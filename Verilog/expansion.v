==> flow/design.v <==
module expansion(out, in, clk, sel);
	input  clk, sel;
	input  [31:0] in;
	output [31:0] out;
	reg  [31:0] mem [0:15];
	wire [31:0] a00, a01, a09, a14;
	wire [31:0] mux_out, add_out, lsigma0_out, lsigma1_out;
	always @(posedge clk) begin
		mem[0]  <=  mem[1]; 
		mem[1]  <=  mem[2]; 
		mem[2]  <=  mem[3];
		mem[3]  <=  mem[4];
		mem[4]  <=  mem[5];
		mem[5]  <=  mem[6];
		mem[6]  <=  mem[7];
		mem[7]  <=  mem[8];
		mem[8]  <=  mem[9];
		mem[9]  <=  mem[10];
		mem[10] <=  mem[11];
		mem[11] <=  mem[12];
		mem[12] <=  mem[13];
		mem[13] <=  mem[14];
		mem[14] <=  mem[15];
		mem[15] <=  mux_out;
	end
	assign a00 = mem[0];
	assign a01 = mem[1];
	assign a09 = mem[9];
	assign a14 = mem[14];
	lsigma #(3,  7,  18) u0(lsigma0_out, a01);
	lsigma #(10, 17, 19) u1(lsigma1_out, a14);
	assign add_out = a00 + lsigma0_out + a09 + lsigma1_out;
	assign mux_out = (sel) ? add_out : in;
	assign out = mux_out;
endmodule
module lsigma(out, in);
	parameter SHIFT_BITS  	= 1;
	parameter ROTATE_BITS_0 = 1;
	parameter ROTATE_BITS_1 = 1;
	input  [31:0] in;
	output [31:0] out;
	wire [31:0] net [2:0];	 
	assign net[0] = in >> SHIFT_BITS;
	ror #(ROTATE_BITS_0) u1(net[1], in);
	ror #(ROTATE_BITS_0) u2(net[2], in);
	assign out = net[0] ^ net[1] ^ net[2];
endmodule
module ror(out, in);
	parameter N = 1;
	input  [31:0] in;
	output [31:0] out;
	assign out = {in[N-1:0], in[31:N]};
endmodule
Step by step through the tools: expansion
Tool output for the design above, in the order of the flow.
Lines are those of the file above, counted from 1.
Operators carry their Yosys type and port widths (W data, S select, Z words).
Not given: n/a
Inputs
  top module: expansion
  clock port: clk
  cell library: sky130hd
  library corner: tt_025C_1v80

Word level
Yosys after proc, flatten, opt, wreduce and memory -nomap, before mapping. Enables and synchronous resets that opt folds into registers are not counted as muxes. Print and check cells are not counted. Equal cells are merged and count once.
Bit counts
  flip-flop bits (word level): 512
  latch bits: 0
  RAM bits: 0
  bits in read-only memories: 0
  clocked read ports x word width: 0
  memories kept: 0
  bits of input ports: 34
  output and inout bits: 32
  elaborated cells: 24
Operators by class
  add/subtract/negate cells: 3
  $mul: 0
  div/mod/pow operators: 0
  magnitude comparators: 0
  equal/unequal tests: 0
  shift operators: 0
  mux-type cells: 1
  bitwise operators: 4
  reduce/logical cells: 0
Operators with widths (count)
  $add A32 B32 Y32: 3
  $xor A32 B32 Y32: 2
  $xor A22 B32 Y32: 1
  $xor A29 B32 Y32: 1
  $mux W32: 1

Longest topological paths
Yosys ltp: most cells in a row. Word level: on the elaborated netlist, between registers, memories and ports. Mapped: between sequential cells and ports; inverters and the memories' decode and read muxes count.
Depth
  depth in word-level cells: 6
  ABC_AREA: 0
  gate-level depth with buffers: 16
  mapped depth without buffers: 15

Mapped cells and area
The flow's flattened synthesis, as Yosys stat reports it; memories are mapped. The netlist is that of the ABC_AREA named above (0 if unset); the other value can give another one.
Cells by type
  sky130_fd_sc_hd__dfxtp_1: count 512, total area 1.02E+04 um^2
  sky130_fd_sc_hd__fa_1: count 51, total area 1.02E+03 um^2
  sky130_fd_sc_hd__ha_1: count 42, total area 525.504 um^2
  sky130_fd_sc_hd__inv_1: count 113, total area 424.157 um^2
  sky130_fd_sc_hd__mux2_2: count 22, total area 247.738 um^2
  sky130_fd_sc_hd__clkbuf_1: count 51, total area 191.434 um^2
  sky130_fd_sc_hd__xnor2_1: count 19, total area 166.41 um^2
  sky130_fd_sc_hd__a21oi_1: count 31, total area 155.149 um^2
  sky130_fd_sc_hd__nand2_1: count 31, total area 116.362 um^2
  sky130_fd_sc_hd__a21o_1: count 14, total area 105.101 um^2
  sky130_fd_sc_hd__o21ai_0: count 17, total area 85.082 um^2
  sky130_fd_sc_hd__xor2_1: count 7, total area 61.309 um^2
  sky130_fd_sc_hd__nor2_1: count 15, total area 56.304 um^2
  sky130_fd_sc_hd__o21bai_1: count 7, total area 52.55 um^2
  sky130_fd_sc_hd__o21a_1: count 5, total area 37.536 um^2
  sky130_fd_sc_hd__nor2b_1: count 5, total area 31.28 um^2
  sky130_fd_sc_hd__a211oi_1: count 4, total area 30.029 um^2
  sky130_fd_sc_hd__nand3_1: count 6, total area 30.029 um^2
Other cell types: 34; their cells: 54.
Synthesis totals
  cells in the netlist: 1006
  chip area (Yosys): 14008.4 um^2
  area of sequential cells: 10249.8 um^2
  flip-flops: 512
  buffer cells: 54
The figures by module come from a second, unflattened synthesis with its own total; it is not the netlist above.
Second synthesis, totals
  cells (unflattened synthesis): 1248
  area (unflattened synthesis): 16567.1 um^2
Rows give one instance, submodules left out.
Modules
  expansion: times used 1, cells 1056, area 14279.9 um^2, seq. area 10249.8 um^2
  lsigma: times used 1, cells 32, area 715.7 um^2, seq. area 0.0 um^2
  lsigma: times used 1, cells 32, area 610.6 um^2, seq. area 0.0 um^2
  ror (N=7): times used 2, cells 32, area 240.2 um^2, seq. area 0.0 um^2
  ror (N=17): times used 2, cells 32, area 240.2 um^2, seq. area 0.0 um^2

Worst setup path after synthesis
Path of least setup slack by OpenSTA after synthesis, without wires, with an ideal clock, recovery checks aside; 20% of the period is set as input and as output delay. Where synthesis merged equal registers, the netlist keeps one of their names.
Timing post-synthesis
  path type: register -> output
  from: reg mem[1][4]
  to: out out[27]
  period: 5.74 ns
  output delay: 1.148 ns
  time at the first pin: 0.000 ns
  data arrival time: 3.464 ns
  data required time: 4.592 ns
  setup slack: 1.128 ns
  delay of the path: 3.464 ns
  stages: 17
  buffers on the path: 1
  period reached after synthesis: 4.612 ns
"delay of the path" = arrival - input delay + setup time.
A path that ends at an output port has no setup time.
"stages" counts driving pins, that of a launching flip-flop among them; a cell with two outputs on the path counts twice.
"period reached after synthesis" = period - worst setup slack (recovery checks aside). The figure is calculated, with input and output delays left at 20% of the set period.
The rows between start and end are the longest chain of elaborated cells between them; the timing report does not say that the signal goes this way. Where chains are equally long, one stands for them.
A line is the first line of the expression or statement that the cell stems from. Yosys adds cells for indexed reads and writes and turns some case tables into memories.
Between the ends, post-synthesis
  path through: sky130_fd_sc_hd__dfxtp_1 > sky130_fd_sc_hd__clkbuf_1 > sky130_fd_sc_hd__fa_1 > sky130_fd_sc_hd__inv_1 > sky130_fd_sc_hd__fa_1 > sky130_fd_sc_hd__inv_1 > sky130_fd_sc_hd__ha_1 > sky130_fd_sc_hd__inv_1 > sky130_fd_sc_hd__fa_1 > sky130_fd_sc_hd__nor2b_1 > sky130_fd_sc_hd__o31a_1 > sky130_fd_sc_hd__o21bai_1 > sky130_fd_sc_hd__a21o_1 > sky130_fd_sc_hd__a31o_2 > sky130_fd_sc_hd__o21ba_2 > sky130_fd_sc_hd__xnor2_1 > sky130_fd_sc_hd__mux2_2
  cells in the longest elaborated chain: 6
  elaborated cells on any way between the ends: 6
  source lines of those cells: 3
  classes of those cells: 3 x add/sub; 1 x mux; 2 x logic
RTL lines, path post-synthesis
  from (decl): line 5  | reg [31:0] mem [0:15];
  from (assign): line 10  | mem[1] <= mem[2];
  $xor A29 B32 Y32: line 46  | assign out = net[0] ^ net[1] ^ net[2];
  $xor A32 B32 Y32: line 46
  $add A32 B32 Y32 (3 in a row): line 32  | assign add_out = a00 + lsigma0_out + a09 + lsigma1_out;
  $mux W32: line 33  | assign mux_out = (sel) ? add_out : in;
  to (decl): line 4  | output [31:0] out;

Timing after layout
From the final timing report of run B: the path of least setup slack in the routed layout; clock arrival at registers is part of the times.
Timing after layout
  path type: register -> output
  from: reg mem[1][4]
  to: out out[21]
  period: 2.94 ns
  output delay: 0.59 ns
  time at the first pin: 0.55 ns
  data arrival time: 4.46 ns
  data required time: 2.35 ns
  setup slack: -2.11 ns
  stages: 19
  buffers on the path: 3
The rows between start and end are the longest chain of elaborated cells between them; the timing report does not say that the signal goes this way. Where chains are equally long, one stands for them.
Between the ends, after layout
  path through: sky130_fd_sc_hd__dfxtp_2 > sky130_fd_sc_hd__buf_6 > sky130_fd_sc_hd__fa_1 > sky130_fd_sc_hd__inv_1 > sky130_fd_sc_hd__fa_1 > sky130_fd_sc_hd__inv_2 > sky130_fd_sc_hd__ha_4 > sky130_fd_sc_hd__inv_2 > sky130_fd_sc_hd__fa_2 > sky130_fd_sc_hd__nor2b_2 > sky130_fd_sc_hd__o31a_1 > sky130_fd_sc_hd__buf_4 > sky130_fd_sc_hd__nor3_4 > sky130_fd_sc_hd__o31ai_4 > sky130_fd_sc_hd__a21oi_2 > sky130_fd_sc_hd__o221ai_2 > sky130_fd_sc_hd__xor2_2 > sky130_fd_sc_hd__mux2_4 > sky130_fd_sc_hd__buf_6
  cells in the longest elaborated chain: 6
  elaborated cells on any way between the ends: 6
  source lines of those cells: 3
  classes of those cells: 3 x add/sub; 1 x mux; 2 x logic
RTL lines, path after layout
  from (decl): line 5  | reg [31:0] mem [0:15];
  from (assign): line 10  | mem[1] <= mem[2];
  $xor A29 B32 Y32: line 46  | assign out = net[0] ^ net[1] ^ net[2];
  $xor A32 B32 Y32: line 46
  $add A32 B32 Y32 (3 in a row): line 32  | assign add_out = a00 + lsigma0_out + a09 + lsigma1_out;
  $mux W32: line 33  | assign mux_out = (sel) ? add_out : in;
  to (decl): line 4  | output [31:0] out;

Hand-over note for expansion

Settings and measured results of 2 stored flow runs for module expansion (sky130hd), not sorted in any way. The constraints put input and output delay at 20% of the set period each and load the outputs with 0.01 pF.
"achieved clock period (ns)": clock period set for the run, less the worst setup slack. It is reckoned from that one timing run; input and output delays stay at 20% of the period that was set.
"worst setup path time (ns)" is the time allowed to the run's worst setup path (the clock period less input and output delay, where it has them) less its slack. Clock arrival times count: a late capture clock shortens it, a late launch clock lengthens it.

settings of run A
{
  "period_ns": 2.8,
  "CORE_UTILIZATION": 66,
  "PLACE_DENSITY_LB_ADDON": 0.26,
  "CELL_PAD_IN_SITES_DETAIL_PLACEMENT": 2,
  "TNS_END_PERCENT": 70,
  "ABC_AREA": 0,
  "CTS_CLUSTER_SIZE": 28,
  "CAP_MARGIN": 20,
  "CORE_MARGIN": 2,
  "SLEW_MARGIN": 20
}
report of run A: did not finish, place, tool error

settings of run B
{
  "period_ns": 2.94,
  "CORE_UTILIZATION": 17,
  "SETUP_SLACK_MARGIN": 0.04,
  "PLACE_DENSITY_LB_ADDON": 0.13,
  "CORE_MARGIN": 10,
  "TNS_END_PERCENT": 30,
  "GPL_TIMING_DRIVEN": 0,
  "GPL_ROUTABILITY_DRIVEN": 0,
  "CTS_CLUSTER_SIZE": 29,
  "CTS_CLUSTER_DIAMETER": 249,
  "MIN_ROUTING_LAYER": "met1",
  "CAP_MARGIN": 20,
  "SLEW_MARGIN": 20
}
report of run B
yosys chip area after synthesis (um^2): 14008.4
finish__design__die__area: 94285.8
finish__design__instance__utilization: 0.2169
finish__timing__setup__ws: -2.111
finish__timing__hold__ws: 0.320
achieved clock period (ns): 5.051
worst setup path time (ns): 4.46
worst setup path kind: register -> output

End of note.
